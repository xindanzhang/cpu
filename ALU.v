==> flow/design.v <==
module ALU(
    output [7:0] result1 ,
    output [ 7 : 0 ] result2 ,
    output zeroFlag,
    output overflowFlag,
    input clock ,
    input ALUControl ,
    input ALUEnable ,
    input [ 7 : 0 ] operand1 ,
    input [ 7 : 0 ] operand2
) ;
    reg [ 8 : 0 ] internalResult ;
    reg [ 8 : 0 ] ALUResult ;
    always @ (*) begin
        internalResult = ALUControl ? operand1 + operand2 : operand1 - operand2;
    end
    always @ (posedge clock ) begin
        if ( ALUEnable )
            ALUResult = internalResult ;
    end
    assign zeroFlag= ! ALUResult ;
    assign overflowFlag = ALUResult [ 8 ] ;
    assign result1 = internalResult [ 7 : 0 ] ;
    assign result2 = ALUResult [ 7 : 0 ] ;
endmodule
# Reports on ALU

What the tools print for ALU, step after step.
Line numbers count from 1 in the design file above.
Operators: Yosys type, input widths -> output width; for muxes data width and select width s.
The mark -- stands for no value.

Top: ALU
Clock input: clock
Cell library: sky130hd
Corner: tt_025C_1v80

# Word level

Source: Yosys, flattened and elaborated, memories not mapped. Widths are those after wreduce; folded enables and synchronous resets count as part of the registers. Registers that Yosys merges into a memory's read port (data or address) are not register bits. Print and check cells do not count. Equal cells are merged and count once.

Reduce/logical cells: 1
Add/subtract/negate cells: 2
Muxes and demuxes: 1

Operators with widths:

| cell            | number |
| $add 8x8->9     | 1 |
| $sub 8x8->9     | 1 |
| $logic_not 9->1 | 1 |
| $mux 9          | 1 |

Bits in registers: 9
Bits of input ports: 19
Elaborated cells: 5
Output and inout port bits: 18

# Longest topological paths

Yosys ltp: most cells in a row. Word level: on the elaborated netlist, between registers, memories and ports. Mapped: between sequential cells and ports; inverters and the memories' decode and read muxes count.

Depth after elaboration: 2
ABC_AREA: 1
Mapped depth: 14
Depth with buffers taken out: 13

# Netlist

The flow's flattened synthesis, as Yosys stat reports it; memories are mapped. The netlist is that of the ABC_AREA named above (0 if unset); the other value can give another one.
Totals and module areas in this step are rounded.

Cells by type:

| cell                      | number | total area (µm²) |
| sky130_fd_sc_hd__edfxtp_1 | 9      | 270.259 |
| sky130_fd_sc_hd__nand2_1  | 35     | 131.376 |
| sky130_fd_sc_hd__ha_1     | 9      | 112.608 |
| sky130_fd_sc_hd__inv_1    | 23     | 86.333 |
| sky130_fd_sc_hd__buf_4    | 8      | 60.058 |
| sky130_fd_sc_hd__nor2_1   | 14     | 52.55 |
| sky130_fd_sc_hd__xor2_1   | 6      | 52.55 |
| sky130_fd_sc_hd__nand3_1  | 10     | 50.048 |
| sky130_fd_sc_hd__fa_1     | 1      | 20.019 |
| sky130_fd_sc_hd__o21ai_0  | 4      | 20.019 |
| sky130_fd_sc_hd__nand2_2  | 3      | 18.768 |
| sky130_fd_sc_hd__xnor2_1  | 2      | 17.517 |
| sky130_fd_sc_hd__a21oi_1  | 3      | 15.014 |
| sky130_fd_sc_hd__o21ai_2  | 1      | 8.758 |
| sky130_fd_sc_hd__nand3b_1 | 1      | 7.507 |
| sky130_fd_sc_hd__nand4_1  | 1      | 6.256 |
| sky130_fd_sc_hd__or2_1    | 1      | 6.256 |
| sky130_fd_sc_hd__nor3_1   | 1      | 5.005 |
| sky130_fd_sc_hd__inv_2    | 1      | 3.754 |

Buffer cells: 8
Sequential part of the area: 270 µm²
Mapped cells: 133
Synthesis area: 945 µm²
Flip-flops: 9

# Worst setup path after synthesis

Path of least setup slack by OpenSTA after synthesis, without wires, with an ideal clock, recovery checks aside; 20% of the period is set as input and as output delay. Where synthesis merged equal registers, the netlist keeps one of their names.

Path type: input-to-output
From: in operand2[1]
To: out result1[6]
Data arrival time: 2077 ps
Output delay: 554 ps
Stages: 14
Buffers on the path: 1
Required time: 2216 ps
Slack: 139 ps
Delay of the path: 1523 ps
External input delay: 554 ps
Clock period: 2770 ps
Time at the first pin: 554 ps
Period reached after synthesis: 2631 ps

"delay of the path" is the arrival time less input delay plus setup time.
At an output port there is no setup time.
"stages": output pins that drive a net of the path, with the launching flip-flop's if there is one; two outputs of one cell count as two.
"period reached after synthesis" = period - worst setup slack (recovery checks aside). The figure is calculated, with input and output delays left at 20% of the set period.
The rows between start and end are the longest chain of elaborated cells between them; the timing report does not say that the signal goes this way. Where chains are equally long, one stands for them.
Each line given opens the expression or statement behind the cell; cells for indexed reads and writes are added by Yosys, which also makes memories of some case tables.

Path through: sky130_fd_sc_hd__inv_1 -> sky130_fd_sc_hd__ha_1 -> sky130_fd_sc_hd__inv_1 -> sky130_fd_sc_hd__o21ai_0 -> sky130_fd_sc_hd__inv_1 -> sky130_fd_sc_hd__fa_1 -> sky130_fd_sc_hd__inv_1 -> sky130_fd_sc_hd__nand2_1 -> sky130_fd_sc_hd__nand2_2 -> sky130_fd_sc_hd__nand3b_1 -> sky130_fd_sc_hd__nand2_1 -> sky130_fd_sc_hd__nand2_1 -> sky130_fd_sc_hd__nand2_1 -> sky130_fd_sc_hd__buf_4
Cells in the longest elaborated chain: 2
Elaborated cells on any way between the ends: 3
Source lines of those cells: 1
Classes of those cells: add/sub (2); mux (1)

Ends and longest elaborated chain, post-synthesis:

| what            | RTL line | source |
| start, declared | 10       | `input [ 7 : 0 ] operand2` |
| $sub 8x8->9     | 15       | `internalResult = ALUControl ? operand1 + operand2 : operand1 - operand2;` |
| $mux 9          | 15       |  |
| end, declared   | 2        | `output [7:0] result1 ,` |

Some nets on the timed path still bear RTL names; the line given drives or declares the net.

Nets with RTL names, path post-synthesis:

| net               | RTL line |
| internalResult[6] | 15 |

Subject: ALU on sky130hd, stored results

Hello all,

module ALU, platform sky130hd, 2 stored runs of the flow under differing settings, order arbitrary. Input and output delays are each 20% of the period that was set; the output load is 0.01 pF.
Settings: -- = not set for that run.

| name                               | flow run A | flow run B |
| period_ns                          | 2.61       | 3.82       |
| CORE_UTILIZATION                   | 50         | 59         |
| PLACE_DENSITY_LB_ADDON             | 0.05       | 0.06       |
| CELL_PAD_IN_SITES_GLOBAL_PLACEMENT | 2          | 2          |
| CELL_PAD_IN_SITES_DETAIL_PLACEMENT | 1          | 2          |
| ABC_AREA                           | 1          | --         |
| GPL_ROUTABILITY_DRIVEN             | 0          | 0          |
| CTS_CLUSTER_DIAMETER               | 106        | --         |
| CAP_MARGIN                         | 30         | 20         |
| SLEW_MARGIN                        | 35         | 20         |
| MAX_ROUTING_LAYER                  | met5       | met5       |
| CORE_MARGIN                        | 2          | 4          |
| SETUP_SLACK_MARGIN                 | --         | 1.03       |
| CORE_ASPECT_RATIO                  | --         | 0.55       |

Flow run A: incomplete, placement halted on FLW-0024
Flow run B: incomplete, floorplanning halted on PDN-0185

Thanks
